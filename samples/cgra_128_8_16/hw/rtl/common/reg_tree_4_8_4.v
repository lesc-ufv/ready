==> flow/design.v <==
module reg_tree_4_8_4 #
(
  parameter DATA_WIDTH = 16
)
(
  input clk,
  input [DATA_WIDTH-1:0] in,
  output [DATA_WIDTH-1:0] out_0,
  output [DATA_WIDTH-1:0] out_1,
  output [DATA_WIDTH-1:0] out_2,
  output [DATA_WIDTH-1:0] out_3,
  output [DATA_WIDTH-1:0] out_4,
  output [DATA_WIDTH-1:0] out_5,
  output [DATA_WIDTH-1:0] out_6,
  output [DATA_WIDTH-1:0] out_7
);
  reg [DATA_WIDTH-1:0] r [0:43-1];
  integer i;
  initial begin
    for(i=0; i<43; i=i+1) begin
      r[i] = 0;
    end
  end
  always @(posedge clk) begin
    r[0] <= in;
    r[1] <= r[0];
    r[2] <= r[0];
    r[3] <= r[1];
    r[4] <= r[1];
    r[5] <= r[1];
    r[6] <= r[1];
    r[7] <= r[2];
    r[8] <= r[2];
    r[9] <= r[2];
    r[10] <= r[2];
    r[11] <= r[3];
    r[12] <= r[4];
    r[13] <= r[5];
    r[14] <= r[6];
    r[15] <= r[7];
    r[16] <= r[8];
    r[17] <= r[9];
    r[18] <= r[10];
    r[19] <= r[11];
    r[20] <= r[12];
    r[21] <= r[13];
    r[22] <= r[14];
    r[23] <= r[15];
    r[24] <= r[16];
    r[25] <= r[17];
    r[26] <= r[18];
    r[27] <= r[19];
    r[28] <= r[20];
    r[29] <= r[21];
    r[30] <= r[22];
    r[31] <= r[23];
    r[32] <= r[24];
    r[33] <= r[25];
    r[34] <= r[26];
    r[35] <= r[27];
    r[36] <= r[28];
    r[37] <= r[29];
    r[38] <= r[30];
    r[39] <= r[31];
    r[40] <= r[32];
    r[41] <= r[33];
    r[42] <= r[34];
  end
  assign out_0 = r[35];
  assign out_1 = r[36];
  assign out_2 = r[37];
  assign out_3 = r[38];
  assign out_4 = r[39];
  assign out_5 = r[40];
  assign out_6 = r[41];
  assign out_7 = r[42];
endmodule
# --- Tool chain data of reg_tree_4_8_4 ---
# The steps from the RTL of reg_tree_4_8_4 to its reports follow in flow order.
# Line numbers count from 1 in the design file above.
# Operators: Yosys type, input widths -> output width; for muxes data width and select width s.
# Cell names lack the library's common part.
setup:
  top: "reg_tree_4_8_4"
  clk_port: "clk"
  cell_library: "sky130hd"
  pvt_corner: "tt_025C_1v80"

# --- After elaboration ---
# Source: Yosys, flattened and elaborated. Widths are those after wreduce; folded enables and synchronous resets count as part of the registers. Registers that Yosys merges into a memory's read port (data or address) are not register bits. Print and check cells do not count. Equal cells are merged and count once.
op_classes:
  add_sub_neg: 0
  multipliers: 0
  n_div: 0
  n_cmp: 0
  n_eq: 0
  n_shift: 0
  muxes: 0
  bitwise: 0
  reduce_logical: 0
bits:
  reg_bits: 112
  latch_bits: 0
  mem_bits_rw: 0
  mem_bits_ro: 0
  clocked_rd_ports_x_width: 0
  n_memories: 0
  inputBits: 17
  output_inout_bits: 128
  wordCells: 7

# --- Logic depth ---
# Yosys ltp: most cells in a row. Word level: on the elaborated netlist, between registers, memories and ports. Mapped: between sequential cells and ports; inverters and the memories' decode and read muxes count.
depth:
  ltp_word: 0
  ABC_AREA: 0
  depth_mapped: 1
  depth_no_buf: 0

# --- After synthesis ---
# The flow's flattened synthesis, as Yosys stat reports it; memories are mapped. The netlist is that of the ABC_AREA named above (0 if unset); the other value can give another one.
# Totals and module areas in this step are rounded.
by_type:
  columns: ["type", "count", "type_area_um2"]
  rows:
  - ["dfxtp_1", 112, 2242.15]
  - ["buf_4", 112, 840.806]
synth_totals:
  cells: 224
  synth_area_um2: 3080
  seq_area_um2: 2240
  flip_flops: 112
  buffers: 112

# --- Path before layout ---
# Source: OpenSTA report_checks on the synthesized netlist (no wires, ideal clock, input and output delay 20% of the period each), path of least setup slack; recovery checks are left aside. Register names are those of the netlist, which keeps one name where synthesis merged equal registers.
synth_path:
  kind: "flip-flop to output port"
  startpoint: "reg (no name shown)"
  endpoint: "out out_1[0]"
  period_ns: 1.04
  out_delay_ns: 0.208
  launch_ns: 0.000
  arrival_time_ns: 0.619
  required_time_ns: 0.832
  path_slack_ns: 0.213
  path_delay_ns: 0.619
  path_stages: 2
  n_path_buf: 1
  period_less_setup_slack_ns: 0.827
# "path_delay_ns" is the arrival time less input delay plus setup time.
# At an output port there is no setup time.
# "path_stages" counts driving pins, that of a launching flip-flop among them; a cell with two outputs on the path counts twice.
# "period_less_setup_slack_ns" = period - worst setup slack (recovery checks aside). The figure is calculated, with input and output delays left at 20% of the set period.
synth_between:
  path_cell_list: "dfxtp_1 buf_4"
  elab_chain_len: 0
  cone_cells: 0
  lines_between: 0
synth_lines:
  columns: ["item", "line", "source"]
  rows:
  - ["end, declared", 9, "output [DATA_WIDTH-1:0] out_1,"]

# --- Worst path after layout ---
# From the final timing report of run 2: the path of least setup slack in the routed layout; clock arrival at registers is part of the times.
layout_path:
  kind: "flip-flop to output port"
  startpoint: "reg (no name shown)"
  endpoint: "out out_4[4]"
  period_ns: 1.22
  out_delay_ns: 0.24
  launch_ns: 0.35
  arrival_time_ns: 0.87
  required_time_ns: 0.98
  path_slack_ns: 0.11
  path_stages: 2
  n_path_buf: 1
layout_between:
  path_cell_list: "dfxtp_4 buf_2"
  elab_chain_len: 0
  cone_cells: 0
  lines_between: 0
layout_lines:
  columns: ["item", "line", "source"]
  rows:
  - ["end, declared", 12, "output [DATA_WIDTH-1:0] out_4,"]

Design reg_tree_4_8_4 on sky130hd. What follows are 2 stored runs of the flow, each under its own settings; their order means nothing. The constraints put input and output delay at 20% of the set period each and load the outputs with 0.01 pF.
"worstPathTime_ns" = time allowed to the worst setup path (clock period - input delay - output delay, where it has them) - its slack; a late launch clock adds to it, a late capture clock takes from it.
"design_power_uw" rests on the timing tool's default activity at the inputs, not on a simulated workload.
Measured values are rounded.

--- run 1 ---
==> flow/run.sh <==
#!/bin/bash
# the make line also repeats the synthesis and layout settings of config.mk as NAME=value (left out here)
make -C /OpenROAD-flow-scripts/flow DESIGN_CONFIG=/design/flow/config.mk WORK_HOME=/design/flow/orfs CLKGATE_MAP_FILE= finish
==> flow/config.mk <==
export PLATFORM = sky130hd
export DESIGN_NAME = reg_tree_4_8_4
export DESIGN_NICKNAME = reg_tree_4_8_4
export VERILOG_FILES = /design/flow/design.v
export SDC_FILE = /design/flow/constraint.sdc
export NUM_CORES = 4
export LEC_CHECK = 0
export ABC_AREA = 1
export CAP_MARGIN = 20
export CORE_ASPECT_RATIO = 0.59
export CORE_MARGIN = 4
export CORE_UTILIZATION = 61
export CTS_CLUSTER_DIAMETER = 55
export GPL_TIMING_DRIVEN = 0
export PLACE_DENSITY_LB_ADDON = 0.17
export SETUP_SLACK_MARGIN = 0.33
export SLEW_MARGIN = 20
==> flow/constraint.sdc <==
create_clock -name core_clock -period 1.17 [get_ports {clk}]
set_input_delay 0.2340 -clock core_clock [delete_from_list [all_inputs] [get_ports {clk}]]
set_output_delay 0.2340 -clock core_clock [all_outputs]
set_load 0.01 [all_outputs]

==> results, as YAML <==
outcome: "incomplete, placement halted on DPL-0033"

--- run 2 ---
==> flow/run.sh <==
#!/bin/bash
# the make line also repeats the synthesis and layout settings of config.mk as NAME=value (left out here)
make -C /OpenROAD-flow-scripts/flow DESIGN_CONFIG=/design/flow/config.mk WORK_HOME=/design/flow/orfs CLKGATE_MAP_FILE= finish
==> flow/config.mk <==
export PLATFORM = sky130hd
export DESIGN_NAME = reg_tree_4_8_4
export DESIGN_NICKNAME = reg_tree_4_8_4
export VERILOG_FILES = /design/flow/design.v
export SDC_FILE = /design/flow/constraint.sdc
export NUM_CORES = 4
export LEC_CHECK = 0
export ABC_AREA = 0
export CAP_MARGIN = 20
export CELL_PAD_IN_SITES_DETAIL_PLACEMENT = 0
export CELL_PAD_IN_SITES_GLOBAL_PLACEMENT = 0
export CORE_MARGIN = 5
export CORE_UTILIZATION = 35
export CTS_CLUSTER_DIAMETER = 291
export CTS_CLUSTER_SIZE = 66
export GPL_ROUTABILITY_DRIVEN = 1
export GPL_TIMING_DRIVEN = 1
export PLACE_DENSITY_LB_ADDON = 0.16
export SLEW_MARGIN = 5
export TNS_END_PERCENT = 25
==> flow/constraint.sdc <==
create_clock -name core_clock -period 1.22 [get_ports {clk}]
set_input_delay 0.2440 -clock core_clock [delete_from_list [all_inputs] [get_ports {clk}]]
set_output_delay 0.2440 -clock core_clock [all_outputs]
set_load 0.01 [all_outputs]

==> results, as YAML <==
results:
  timing.hold.ws_ns: 0.327
  layout_stdcell_area_um2: 3430
  yosys.chip_area_um2: 3080
  design.die.area_um2: 10800
  worst_setup_slack_ns: 0.106
  worstPathTime_ns: 0.87
  critical_path_type: "flip-flop to output port"
  total_negative_slack_ns: 0.000
  design_power_uw: 6290
